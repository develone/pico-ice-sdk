==> flow/design.v <==
`default_nettype none
`timescale 10us/100ns
module dual_7seg_display (
  input  wire clk,
  input  wire rst_n,
  output wire[6:0] seg_pins_o,
  output wire seg_select_o,
  input  wire[3:0] hex0_data_i,
  input  wire[3:0] hex1_data_i
);
  reg[7:0] counter_q, counter_d;
  reg[3:0] hex_data;
  reg[6:0] seg_pins;
  wire seg_select;
  assign seg_select = counter_q[7];
  assign seg_select_o = seg_select;
  assign seg_pins_o = seg_pins;
  always @(*) begin
    case (hex_data)
      4'h0: seg_pins = 7'b0000001;
      4'h1: seg_pins = 7'b1001111;
      4'h2: seg_pins = 7'b0010010;
      4'h3: seg_pins = 7'b0000110;
      4'h4: seg_pins = 7'b1001100;
      4'h5: seg_pins = 7'b0100100;
      4'h6: seg_pins = 7'b0100000;
      4'h7: seg_pins = 7'b0001111;
      4'h8: seg_pins = 7'b0000000;
      4'h9: seg_pins = 7'b0000100;
      4'hA: seg_pins = 7'b0001000;
      4'hB: seg_pins = 7'b1100000;
      4'hC: seg_pins = 7'b0110001;
      4'hD: seg_pins = 7'b1000010;
      4'hE: seg_pins = 7'b0110000;
      4'hF: seg_pins = 7'b0111000;
    endcase
  end
  always @(posedge clk) begin
    counter_q <= rst_n ? counter_d : 0;
  end
  always @(*) begin
    counter_d = counter_q + 1;
    if (seg_select) begin
      hex_data = hex0_data_i;
    end else begin
      hex_data = hex1_data_i;
    end
  end
endmodule
From RTL to reports: dual_7seg_display:

Tool output for the design above, in the order of the flow.
Lines are those of the file above, counted from 1.
Library cell names are shortened.
The mark n/a stands for no value.

* top: dual_7seg_display
* clock input: clk
* cell library: sky130hd
* corner: tt_025C_1v80

Elaborated design:

Source: Yosys, flattened and elaborated, memories not mapped. Widths are those after wreduce; folded enables and synchronous resets count as part of the registers. Registers that Yosys merges into a memory's read port (data or address) are not register bits. Print and check cells do not count. Equal cells are merged and count once.
Yosys's memory passes give these memory sizes; they may raise the number of words (mostly to a power of two), join words into wider ones and drop unused or constant bits.

* bits in read-only memories: 112
* input bits: 10
* memories kept: 1
* register bits after elaboration: 8

Memories
* (no name shown): depth 16, bits a word 7, rd ports 1, write ports 0, RTL line 19 `case (hex_data)`

* multiplexer cells: 1
* add/subtract/negate cells: 1

Operator list (number)
* adder 8 x 1 -> 8 bit (second input constant): 1
* 2-to-1 mux 4 bit: 1

Logic depth:

Depth = most cells in a row (Yosys ltp): at word level without a register or memory, in the mapped netlist without a sequential cell, where the memories' decode and read muxes count.

* word-level depth: 1
* ABC_AREA: 0
* mapped depth: 7
* depth with buffers taken out: 6

Netlist:

The flow's flattened synthesis, as Yosys stat reports it; memories are mapped. The netlist is that of the ABC_AREA named above (0 if unset); the other value can give another one.
Totals and module areas in this step are rounded.

Cell types
* dfxtp_1: number 8, total area 160.154 um^2
* ha_1: number 7, total area 87.584 um^2
* mux2i_1: number 6, total area 60.058 um^2
* mux2i_4: number 2, total area 45.043 um^2
* mux2_2: number 3, total area 33.782 um^2
* a22o_1: number 3, total area 26.275 um^2
* buf_6: number 2, total area 22.522 um^2
* nand3_1: number 4, total area 20.019 um^2
* o21ai_0: number 4, total area 20.019 um^2
* inv_1: number 5, total area 18.768 um^2
* nor2_1: number 5, total area 18.768 um^2
* or3_1: number 3, total area 18.768 um^2
* xnor2_1: number 2, total area 17.517 um^2
* xor2_1: number 2, total area 17.517 um^2
* a21oi_1: number 3, total area 15.014 um^2
* nor3b_1: number 2, total area 15.014 um^2
* a211oi_2: number 1, total area 12.512 um^2
* nand2_1: number 2, total area 7.507 um^2

Other cell types: 6; their cells: 6.

* cell area after synthesis: 656 um^2
* standard cells after synthesis: 70
* flip-flops: 8

Path before layout:

OpenSTA on the mapped netlist: ideal clock, no wires. The path of least setup slack (recovery checks aside). Input and output delay are each 20% of the period. Register names are those of the netlist, which keeps one name where synthesis merged equal registers.

* path kind: input-to-output
* from: input port hex0_data_i[0]
* to: output port seg_pins_o[0]
* arrival time: 1.900 ns
* clock period: 3.46 ns
* path delay: 1.208 ns
* setup slack: 0.868 ns
* launch time at the first pin: 0.692 ns
* stages on the path: 5
* external input delay: 0.692 ns
* period reached after synthesis: 2.592 ns

"path delay" = arrival - input delay + setup time.
At an output port there is no setup time.
"stages on the path" counts driving pins, that of a launching flip-flop among them; a cell with two outputs on the path counts twice.
"period reached after synthesis" = period - worst setup slack (recovery checks aside). The figure is calculated, with input and output delays left at 20% of the set period.
Between the ends stands the longest chain of elaborated cells between them, by number of cells; it is not shown to be the way that was timed. Of several equally long chains one is given.
Each line given opens the expression or statement behind the cell; cells for indexed reads and writes are added by Yosys, which also makes memories of some case tables.
The chain passes a memory read, where the word-level depth is cut; so it can be longer than that depth.

* cell sequence: mux2i_1 inv_1 ha_1 mux2_2 a22o_1
* length of the longest elaborated chain: 2
* elaborated cells on any way between the ends: 2
* source lines of those cells: 2

Ends and longest elaborated chain, post-synthesis
* from (decl): RTL line 8 `input  wire[3:0] hex0_data_i,`
* 2-to-1 mux 4 bit: RTL line 43 `if (seg_select) begin`
* memory (16 x 7 bit): RTL line 19 `case (hex_data)`
* to (decl): RTL line 6 `output wire[6:0] seg_pins_o,`

Timing after layout:

Path of least setup slack in the final report of entry A (OpenROAD, finished layout, wires in). Where an end is a register, its clock arrival counts in the times.

* path kind: input-to-output
* from: input port hex0_data_i[1]
* to: output port seg_pins_o[2]
* arrival time: 2.14 ns
* setup slack: -0.03 ns
* external input delay: 0.53 ns
* clock period: 2.64 ns
* stages on the path: 8
* launch time at the first pin: 0.53 ns

Between the ends stands the longest chain of elaborated cells between them, by number of cells; it is not shown to be the way that was timed. Of several equally long chains one is given.
The chain passes a memory read, where the word-level depth is cut; so it can be longer than that depth.

* cell sequence: clkdlybuf4s50_1 mux2i_4 inv_1 buf_4 ha_1 mux2i_1 a22o_1 dlygate4sd2_1
* length of the longest elaborated chain: 2
* elaborated cells on any way between the ends: 2
* source lines of those cells: 2

Ends and longest elaborated chain, after layout
* from (decl): RTL line 8 `input  wire[3:0] hex0_data_i,`
* 2-to-1 mux 4 bit: RTL line 43 `if (seg_select) begin`
* memory (16 x 7 bit): RTL line 19 `case (hex_data)`
* to (decl): RTL line 6 `output wire[6:0] seg_pins_o,`

==> runs of dual_7seg_display <==
Record of 2 stored runs of the RTL-to-layout flow on dual_7seg_display, platform sky130hd. The runs are unordered. Constraints: input delay and output delay 20% of the set period each, output load 0.01 pF.
"clock period achieved": clock period set for the run, less the worst setup slack. It is reckoned from that one timing run; input and output delays stay at 20% of the period that was set.
By "power consumption" is meant OpenSTA's value without simulated activity: inputs other than the clock are taken to toggle once in ten clock periods, and the tool carries that through the logic.
Values from the reports are rounded here.

### Entry A

==> flow/run.sh <==
#!/bin/bash
# the make line also repeats the synthesis and layout settings of config.mk as NAME=value (left out here)
make -C /OpenROAD-flow-scripts/flow DESIGN_CONFIG=/design/flow/config.mk WORK_HOME=/design/flow/orfs CLKGATE_MAP_FILE= finish
==> flow/config.mk <==
export PLATFORM = sky130hd
export DESIGN_NAME = dual_7seg_display
export DESIGN_NICKNAME = dual_7seg_display
export VERILOG_FILES = /design/flow/design.v
export SDC_FILE = /design/flow/constraint.sdc
export NUM_CORES = 4
export LEC_CHECK = 0
export ABC_AREA = 0
export CAP_MARGIN = 25
export CORE_MARGIN = 2
export CORE_UTILIZATION = 33
export CTS_CLUSTER_DIAMETER = 320
export GPL_ROUTABILITY_DRIVEN = 0
export MAX_ROUTING_LAYER = met4
export SETUP_SLACK_MARGIN = -0.14
export SLEW_MARGIN = 20
export TNS_END_PERCENT = 15
==> flow/constraint.sdc <==
create_clock -name core_clock -period 2.64 [get_ports {clk}]
set_input_delay 0.5280 -clock core_clock [delete_from_list [all_inputs] [get_ports {clk}]]
set_output_delay 0.5280 -clock core_clock [all_outputs]
set_load 0.01 [all_outputs]

Results of entry A:
- Clock period achieved: 2.672 ns
- Standard-cell area after layout: 981 um^2
- Yosys chip area after synthesis: 656 um^2
- Die footprint: 2360 um^2
- Power consumption: 317 uW
- Worst setup slack after layout: -0.032 ns
- Post-layout utilization: 0.51

### Entry B

==> flow/run.sh <==
#!/bin/bash
# the make line also repeats the synthesis and layout settings of config.mk as NAME=value (left out here)
make -C /OpenROAD-flow-scripts/flow DESIGN_CONFIG=/design/flow/config.mk WORK_HOME=/design/flow/orfs CLKGATE_MAP_FILE= finish
==> flow/config.mk <==
export PLATFORM = sky130hd
export DESIGN_NAME = dual_7seg_display
export DESIGN_NICKNAME = dual_7seg_display
export VERILOG_FILES = /design/flow/design.v
export SDC_FILE = /design/flow/constraint.sdc
export NUM_CORES = 4
export LEC_CHECK = 0
export ABC_AREA = 1
export CAP_MARGIN = 20
export CELL_PAD_IN_SITES_DETAIL_PLACEMENT = 0
export CORE_ASPECT_RATIO = 0.52
export CORE_MARGIN = 2
export CORE_UTILIZATION = 63
export CTS_CLUSTER_SIZE = 89
export MAX_ROUTING_LAYER = met5
export MIN_ROUTING_LAYER = met2
export SETUP_SLACK_MARGIN = 0.72
export SLEW_MARGIN = 25
export TNS_END_PERCENT = 45
==> flow/constraint.sdc <==
create_clock -name core_clock -period 3.39 [get_ports {clk}]
set_input_delay 0.6780 -clock core_clock [delete_from_list [all_inputs] [get_ports {clk}]]
set_output_delay 0.6780 -clock core_clock [all_outputs]
set_load 0.01 [all_outputs]

Outcome of entry B: no final report: floorplanning broke off with PDN-0185
