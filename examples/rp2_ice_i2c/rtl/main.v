==> flow/design.v <==
`default_nettype none
`timescale 10us/100ns
module main (
  input clk,
  input rst_n,
  input wire i2c_scl_i,
  input wire i2c_sda_i,
  output wire i2c_sda_o,
  output wire i2c_sda_oe,
  output wire[7:0] debug_o
);
  wire[7:0] i2c_rx_byte_data;
  wire i2c_rx_byte_valid;
  wire[7:0] i2c_tx_byte_data;
  wire i2c_tx_byte_valid = 0;
  reg[7:0] i2c_rx_byte_d, i2c_rx_byte_q;
  i2c_target #(
    .I2C_TARGET_ADDR('h66)
  ) i2c_target_inst (
    .clk(clk),
    .rst_n(rst_n),
    .i2c_sda_i(i2c_sda_i),
    .i2c_sda_o(i2c_sda_o),
    .i2c_sda_oe(i2c_sda_oe),
    .i2c_scl_i(i2c_scl_i),
    .i2c_rx_byte_data_o(i2c_rx_byte_data),
    .i2c_rx_byte_valid_o(i2c_rx_byte_valid),
    .i2c_tx_byte_data_i(i2c_tx_byte_data),
    .i2c_tx_byte_valid_i(i2c_tx_byte_valid)
  );
  assign debug_o[0] = i2c_scl_i;
  assign debug_o[1] = i2c_sda_i;
  assign debug_o[7:2] = i2c_rx_byte_q[5:0];
  always @(posedge clk) begin
    i2c_rx_byte_q <= rst_n ? i2c_rx_byte_d : 0;
  end
  always @(*) begin
    i2c_rx_byte_d = i2c_rx_byte_q;
    if (i2c_rx_byte_valid) begin
      i2c_rx_byte_d = i2c_rx_byte_data;
    end
  end
endmodule
`default_nettype none
`timescale 10us/100ns
module i2c_target #(
  parameter I2C_TARGET_ADDR = 7'h66
) (
  input  wire clk,
  input  wire rst_n,
  input  wire i2c_scl_i,
  input  wire i2c_sda_i,
  output wire i2c_sda_o,
  output wire i2c_sda_oe,
  output wire[7:0] i2c_rx_byte_data_o,
  output wire i2c_rx_byte_valid_o,
  input  wire[7:0] i2c_tx_byte_data_i,
  input  wire i2c_tx_byte_valid_i,
  output wire i2c_transaction_start_o,
  output wire i2c_transaction_stop_o
);
  parameter I2C_STATE_INIT = 0;
  parameter I2C_STATE_TX_DATA = 1;
  parameter I2C_STATE_RX_DATA = 2;
  parameter I2C_STATE_WAIT_ACK = 3;
  parameter I2C_STATE_ADDR_MATCH = 4;
  parameter I2C_STATE_SKIP = 5;
  reg[2:0] i2c_state_q, i2c_state_d;
  reg[2:0] i2c_next_state_q, i2c_next_state_d;
  reg i2c_tx_bit_data;
  reg i2c_tx_bit_valid;
  reg[$clog2(8)+1:0] i2c_rx_bit_counter_d, i2c_rx_bit_counter_q;
  wire i2c_rx_bit_data;
  wire i2c_rx_bit_valid;
  reg i2c_rx_ack_d, i2c_rx_ack_q;
  reg[7:0] i2c_rx_byte_data_d, i2c_rx_byte_data_q;
  reg i2c_rx_byte_valid_d, i2c_rx_byte_valid_q;
  wire[6:0] i2c_address;
  wire i2c_rw_flag;
  wire i2c_bus_start;
  wire i2c_bus_stop;
  reg i2c_transaction_start;
  reg i2c_transaction_stop;
  i2c_target_mac i2c_target_mac_inst (
    .clk(clk),
    .rst_n(rst_n),
    .i2c_sda_i(i2c_sda_i),
    .i2c_sda_o(i2c_sda_o),
    .i2c_sda_oe(i2c_sda_oe),
    .i2c_scl_i(i2c_scl_i),
    .i2c_rx_bit_data_o(i2c_rx_bit_data),
    .i2c_rx_bit_valid_o(i2c_rx_bit_valid),
    .i2c_tx_bit_data_i(i2c_tx_bit_data),
    .i2c_tx_bit_valid_i(i2c_tx_bit_valid),
    .i2c_bus_start_o(i2c_bus_start),
    .i2c_bus_stop_o(i2c_bus_stop)
  );
  assign i2c_transaction_stop_o = i2c_bus_stop;
  assign i2c_address = i2c_rx_byte_data_q[7:1];
  assign i2c_rw_flag = i2c_rx_byte_data_q[0];
  assign i2c_rx_byte_data_o = i2c_rx_byte_data_q;
  assign i2c_rx_byte_valid_o = i2c_rx_byte_valid_q;
  always @(posedge clk) begin
    i2c_state_q <= rst_n ? i2c_state_d : 0;
    i2c_next_state_q <= rst_n ? i2c_next_state_d : 0;
    i2c_rx_byte_valid_q <= rst_n ? i2c_rx_byte_valid_d : 0;
    i2c_rx_byte_data_q <= rst_n ? i2c_rx_byte_data_d : 0;
    i2c_rx_bit_counter_q <= rst_n ? i2c_rx_bit_counter_d : 0;
    i2c_rx_ack_q <= rst_n ? i2c_rx_ack_d : 0;
  end
  always @(*) begin
    i2c_state_d = i2c_state_q;
    i2c_transaction_start = 0;
    i2c_rx_byte_valid_d = 0;
    i2c_rx_byte_data_d = i2c_rx_byte_data_q;
    i2c_rx_bit_counter_d = i2c_rx_bit_counter_q;
    i2c_next_state_d = i2c_next_state_q;
    i2c_tx_bit_data = 1;
    i2c_tx_bit_valid = 0;
    case (i2c_state_q)
      I2C_STATE_INIT: begin
        i2c_state_d = I2C_STATE_RX_DATA;
        i2c_next_state_d = I2C_STATE_ADDR_MATCH;
      end
      I2C_STATE_RX_DATA: begin
        if (i2c_rx_bit_valid) begin
          i2c_rx_byte_data_d = {i2c_rx_byte_data_q[6:0], i2c_rx_bit_data};
          if (i2c_rx_bit_counter_q == 7) begin
            i2c_rx_bit_counter_d = 0;
            i2c_rx_byte_valid_d = (i2c_next_state_d != I2C_STATE_ADDR_MATCH);
            i2c_state_d = i2c_next_state_q;
          end else begin
            i2c_rx_bit_counter_d = i2c_rx_bit_counter_q + 1;
          end
        end
      end
      I2C_STATE_TX_DATA: begin
        if (i2c_rx_bit_valid) begin
          i2c_tx_bit_valid = 0;
        end
      end
      I2C_STATE_ADDR_MATCH: begin
        if (i2c_address == I2C_TARGET_ADDR) begin
          i2c_transaction_start = 1;
          i2c_state_d = I2C_STATE_WAIT_ACK;
          i2c_tx_bit_data = 0;
          i2c_tx_bit_valid = 1;
          if (i2c_rx_byte_data_q[0]) begin
            i2c_next_state_d = I2C_STATE_TX_DATA;
          end else begin
            i2c_next_state_d = I2C_STATE_RX_DATA;
          end
        end else begin
          i2c_state_d = I2C_STATE_SKIP;
        end
      end
      I2C_STATE_WAIT_ACK: begin
        if (i2c_rx_bit_valid) begin
          i2c_state_d = i2c_next_state_q;
        end
      end
      I2C_STATE_SKIP: begin
      end
    endcase
    if (i2c_bus_start || i2c_bus_stop) begin
      i2c_state_d = I2C_STATE_INIT;
      i2c_rx_bit_counter_d = 0;
    end
  end
endmodule
`default_nettype none
`timescale 10us/100ns
module i2c_target_mac (
  input  wire clk,
  input  wire rst_n,
  input  wire i2c_scl_i,
  input  wire i2c_sda_i,
  output wire i2c_sda_o,
  output wire i2c_sda_oe,
  output wire i2c_rx_bit_data_o,
  output wire i2c_rx_bit_valid_o,
  input  wire i2c_tx_bit_data_i,
  input  wire i2c_tx_bit_valid_i,
  output wire i2c_bus_start_o,
  output wire i2c_bus_stop_o
);
  parameter I2C_TX_SDA_RESET = 1;
  wire i2c_posedge;
  wire i2c_negedge;
  reg i2c_scl_q, i2c_scl_qq, i2c_scl_qqq;
  reg i2c_sda_q, i2c_sda_qq, i2c_sda_qqq;
  reg i2c_tx_sda_q, i2c_tx_sda_d;
  reg i2c_tx_next_q, i2c_tx_next_d;
  assign i2c_posedge = !i2c_scl_qqq & i2c_scl_qq;
  assign i2c_negedge = i2c_scl_qqq & !i2c_scl_qq;
  assign i2c_rx_bit_valid_o = i2c_posedge;
  assign i2c_bus_start_o = i2c_scl_q && i2c_scl_i && i2c_sda_qqq && !i2c_sda_qq;
  assign i2c_bus_stop_o = i2c_scl_q && i2c_scl_i && !i2c_sda_qqq && i2c_sda_qq;
  assign i2c_rx_bit_valid_o = i2c_posedge;
  assign i2c_rx_bit_valid_o = i2c_posedge;
  assign i2c_rx_bit_data_o = i2c_sda_i;
  assign i2c_sda_o = 0;
  assign i2c_sda_oe = !i2c_tx_sda_q;
  always @(posedge clk) begin
    i2c_scl_q <= rst_n ? i2c_scl_i : 0;
    i2c_scl_qq <= rst_n ? i2c_scl_q : 0;
    i2c_scl_qqq <= rst_n ? i2c_scl_qq : 0;
    i2c_sda_q <= rst_n ? i2c_sda_i : 0;
    i2c_sda_qq <= rst_n ? i2c_sda_q : 0;
    i2c_sda_qqq <= rst_n ? i2c_sda_qq : 0;
    i2c_tx_sda_q <= rst_n ? i2c_tx_sda_d : I2C_TX_SDA_RESET;
    i2c_tx_next_q <= rst_n ? i2c_tx_next_d : I2C_TX_SDA_RESET;
  end
  always @(*) begin
    i2c_tx_next_d = i2c_tx_next_q;
    i2c_tx_sda_d = i2c_tx_sda_q;
    if (i2c_tx_bit_valid_i) begin
      i2c_tx_next_d = i2c_tx_bit_data_i;
    end
    if (i2c_negedge) begin
      i2c_tx_sda_d = i2c_tx_next_q;
      i2c_tx_next_d = I2C_TX_SDA_RESET;
    end
    if (i2c_bus_start_o || i2c_bus_stop_o) begin
      i2c_tx_sda_d = I2C_TX_SDA_RESET;
      i2c_tx_next_d = I2C_TX_SDA_RESET;
    end
  end
endmodule
-- Reports on main
Tool output for the design above, in the order of the flow.
Lines are those of the file above, counted from 1.
Operators: Yosys type, input widths -> output width; for muxes data width and select width s.
Library cell names are shortened.
The mark - stands for no value.
- top module: main
- clock: clk
- standard-cell library: sky130hd
- timing corner: tt_025C_1v80

-- Elaborated design
Counts by Yosys on the flattened word-level netlist (proc, flatten, opt, wreduce; memories kept). Register bits leave out memories and registers merged into their read ports (data or address). Print and check cells are left out. Cells with the same type and inputs are merged into one.
- flip-flop bits (word level): 34
- cells after elaboration: 61
- bitwise gates (word level) at 3
- multiplexer cells at 13
- noted reduce/logical cells: 20
- eq/ne operators at 10
- add/sub/neg operators at 1
- operators by type and width (operator ; count):
    $mux 3 ; 5
    $pmux 3 s4 ; 1
    $ne 2x1->1 const B ; 4
    $reduce_and 4->1 ; 2
    $eq 7x7->1 const B ; 1
    $eq 3x2->1 const B ; 2
    $pmux 3 s2 ; 1
    $logic_and 1x1->1 ; 5
    $logic_not 1->1 ; 5
    $add 5x1->5 const B ; 1
    $eq 5x3->1 const B ; 1
    $mux 5 ; 1
    $reduce_and 2->1 ; 2
    $reduce_bool 4->1 ; 1
    $mux 1 ; 4
    $eq 3x3->1 const B ; 1
    $ne 3x3->1 const B ; 1
    $logic_not 3->1 ; 1
    $reduce_or 3->1 ; 1
    $and 1x1->1 ; 2
    $reduce_bool 2->1 ; 1
    $reduce_or 2->1 ; 1
    $mux 2 ; 1
    $logic_or 1x1->1 ; 1
    $not 1->1 ; 1

-- Logic depth
Depth = most cells in a row (Yosys ltp): at word level without a register or memory, in the mapped netlist without a sequential cell, where the memories' decode and read muxes count.
- noted depth in word-level cells: 5
- noted ABC_AREA: 0
- depth in mapped cells at 6

-- Synthesis result
The flow's flattened synthesis, as Yosys stat reports it; memories are mapped. The netlist is that of the ABC_AREA named above (0 if unset); the other value can give another one.
The area totals of this step are shown rounded.
- cells by type (cell type ; count):
    dfxtp_1 ; 34
    mux2i_1 ; 8
    nor2b_1 ; 11
    a21boi_0 ; 7
    o21ai_0 ; 10
    nand2_1 ; 12
    nor2_1 ; 12
    and2_1 ; 6
    a21oi_1 ; 6
    buf_4 ; 4
    nand4bb_4 ; 1
    xnor2_1 ; 3
    nor3b_1 ; 3
    nor3_1 ; 4
    clkbuf_1 ; 5
    a211o_1 ; 2
    o21a_1 ; 2
    a211oi_2 ; 1
Other cell types: 21; their cells: 25.
- cell area after synthesis: 1464 µm²
- area of sequential cells at 680.7 µm²
- standard cells after synthesis: 156
- noted flip-flop cells: 34
By module: a second synthesis without flattening, with its own total; a netlist apart from the flattened one above.
- cell total of the unflattened synthesis at 159
- area (unflattened synthesis) at 1433 µm²
Each row is one instance without its submodules.
- by module (module ; area (µm²) ; seq. area (µm²) ; instances ; cells):
    (name not given) ; 887.1 ; 400.4 ; 1 ; 108
    (name not given) ; 297.8 ; 160.2 ; 1 ; 29
    main ; 247.7 ; 120.1 ; 1 ; 22

-- Path before layout
Source: OpenSTA report_checks on the synthesized netlist (no wires, ideal clock, input and output delay 20% of the period each), path of least setup slack; recovery checks are left aside. Register names are those of the netlist, which keeps one name where synthesis merged equal registers.
- kind: register to register
- start point: register (no name shown)
- end point: register (no name shown)
- data arrival time at 1.158 ns
- path delay at 1.291 ns
- path slack at 0.608 ns
- period at 1.9 ns
- stages on the path at 6
- setup time at 0.133 ns
- buffers on the path: 0
- noted period reached after synthesis: 1.292 ns
"path delay" is the arrival time less input delay plus setup time.
"stages on the path" counts driving pins, that of a launching flip-flop among them; a cell with two outputs on the path counts twice.
"period reached after synthesis" is the clock period less the worst setup slack; recovery checks do not enter. This is arithmetic on one report: input and output delays are still those of the set period (20% each).
The rows between start and end are the longest chain of elaborated cells between them; the timing report does not say that the signal goes this way. Where chains are equally long, one stands for them.
A line is the first line of the expression or statement that the cell stems from. Yosys adds cells for indexed reads and writes and turns some case tables into memories.
- cell sequence: dfxtp_1 > ha_1 > and4bb_1 > or2_0 > a21oi_1 > a211oi_2
- cells in the longest elaborated chain: 4
- elaborated cells on any way between the ends: 6
- noted source lines of those cells: 3
- ends and longest elaborated chain, after synthesis (element ; line ; text):
    start, declared ; 72 ; reg[$clog2(8)+1:0] i2c_rx_bit_counter_d, i2c_rx_bit_counter_q;
    start, assigned ; 108 ; i2c_rx_bit_counter_q <= rst_n ? i2c_rx_bit_counter_d : 0;
    $eq 5x3->1 ; 128 ; if (i2c_rx_bit_counter_q == 7) begin
    $mux 3 ; 128 ;
    $mux 3 ; 126 ; if (i2c_rx_bit_valid) begin
    $pmux 3 s4 ; 120 ; case (i2c_state_q)
    end, assigned ; 104 ; i2c_state_q <= rst_n ? i2c_state_d : 0;
    end, declared ; 68 ; reg[2:0] i2c_state_q, i2c_state_d;

-- Worst path after layout
From the final timing report of flow run A: the path of least setup slack in the routed layout; clock arrival at registers is part of the times.
- kind: register to output
- start point: register i2c_rx_byte_q[4]
- end point: output debug_o[6]
- stages on the path at 2
- period at 1.48 ns
- external output delay: 0.30 ns
- buffers on the path: 1
- path slack at 0.03 ns
- data arrival time at 1.15 ns
- cell sequence: dfxtp_1 > clkdlybuf4s50_1
- cells in the longest elaborated chain: 0
- elaborated cells on any way between the ends: 0
- noted source lines of those cells: 0
- ends and longest elaborated chain, after layout (element ; line ; text):
    start, assigned ; 35 ; i2c_rx_byte_q <= rst_n ? i2c_rx_byte_d : 0;
    end, declared ; 10 ; output wire[7:0] debug_o

==> runs of main <==
Top module main; platform sky130hd; tools Yosys and OpenROAD; 2 stored runs in no particular order. Input and output delays are each 20% of the period that was set; the output load is 0.01 pF.
"achieved period": clock period set for the run, less the worst setup slack. It is reckoned from that one timing run; input and output delays stay at 20% of the period that was set.
"time on the worst setup path" means the part of the period allowed to the worst setup path (the constraints hold back 20% at inputs and 20% at outputs) less its slack; where the path has registers, the arrival times of their clocks count too.
"power consumption": no workload was simulated; the value follows from the tool's default switching activity.
The results are shown rounded.

Flow run A
Settings were period_ns = 1.48; CORE_UTILIZATION = 22; PLACE_DENSITY_LB_ADDON = 0.16; CORE_MARGIN = 8; TNS_END_PERCENT = 50; GPL_TIMING_DRIVEN = 1; GPL_ROUTABILITY_DRIVEN = 1; CAP_MARGIN = 10; MIN_ROUTING_LAYER = met1; SLEW_MARGIN = 20
- time on the worst setup path at 1.15 ns
- critical path kind: register to output
- worst setup slack after layout at 0.030 ns
- achieved period: 1.450 ns
- power consumption: 2.147 mW
- mapped cell area after synthesis: 1464 µm²
- standard-cell area after routing: 1787 µm²
- noted the die size: 9520 µm²

Flow run B
Settings were period_ns = 1.37; SETUP_SLACK_MARGIN = 0.06; CAP_MARGIN = 20; CORE_MARGIN = 2; CORE_UTILIZATION = 40; SLEW_MARGIN = 20
- time on the worst setup path at 1.35 ns
- critical path kind: register to register
- worst setup slack after layout at 0.018 ns
- achieved period: 1.352 ns
- power consumption: 2.676 mW
- mapped cell area after synthesis: 1464 µm²
- standard-cell area after routing: 1877 µm²
- noted the die size: 4160 µm²
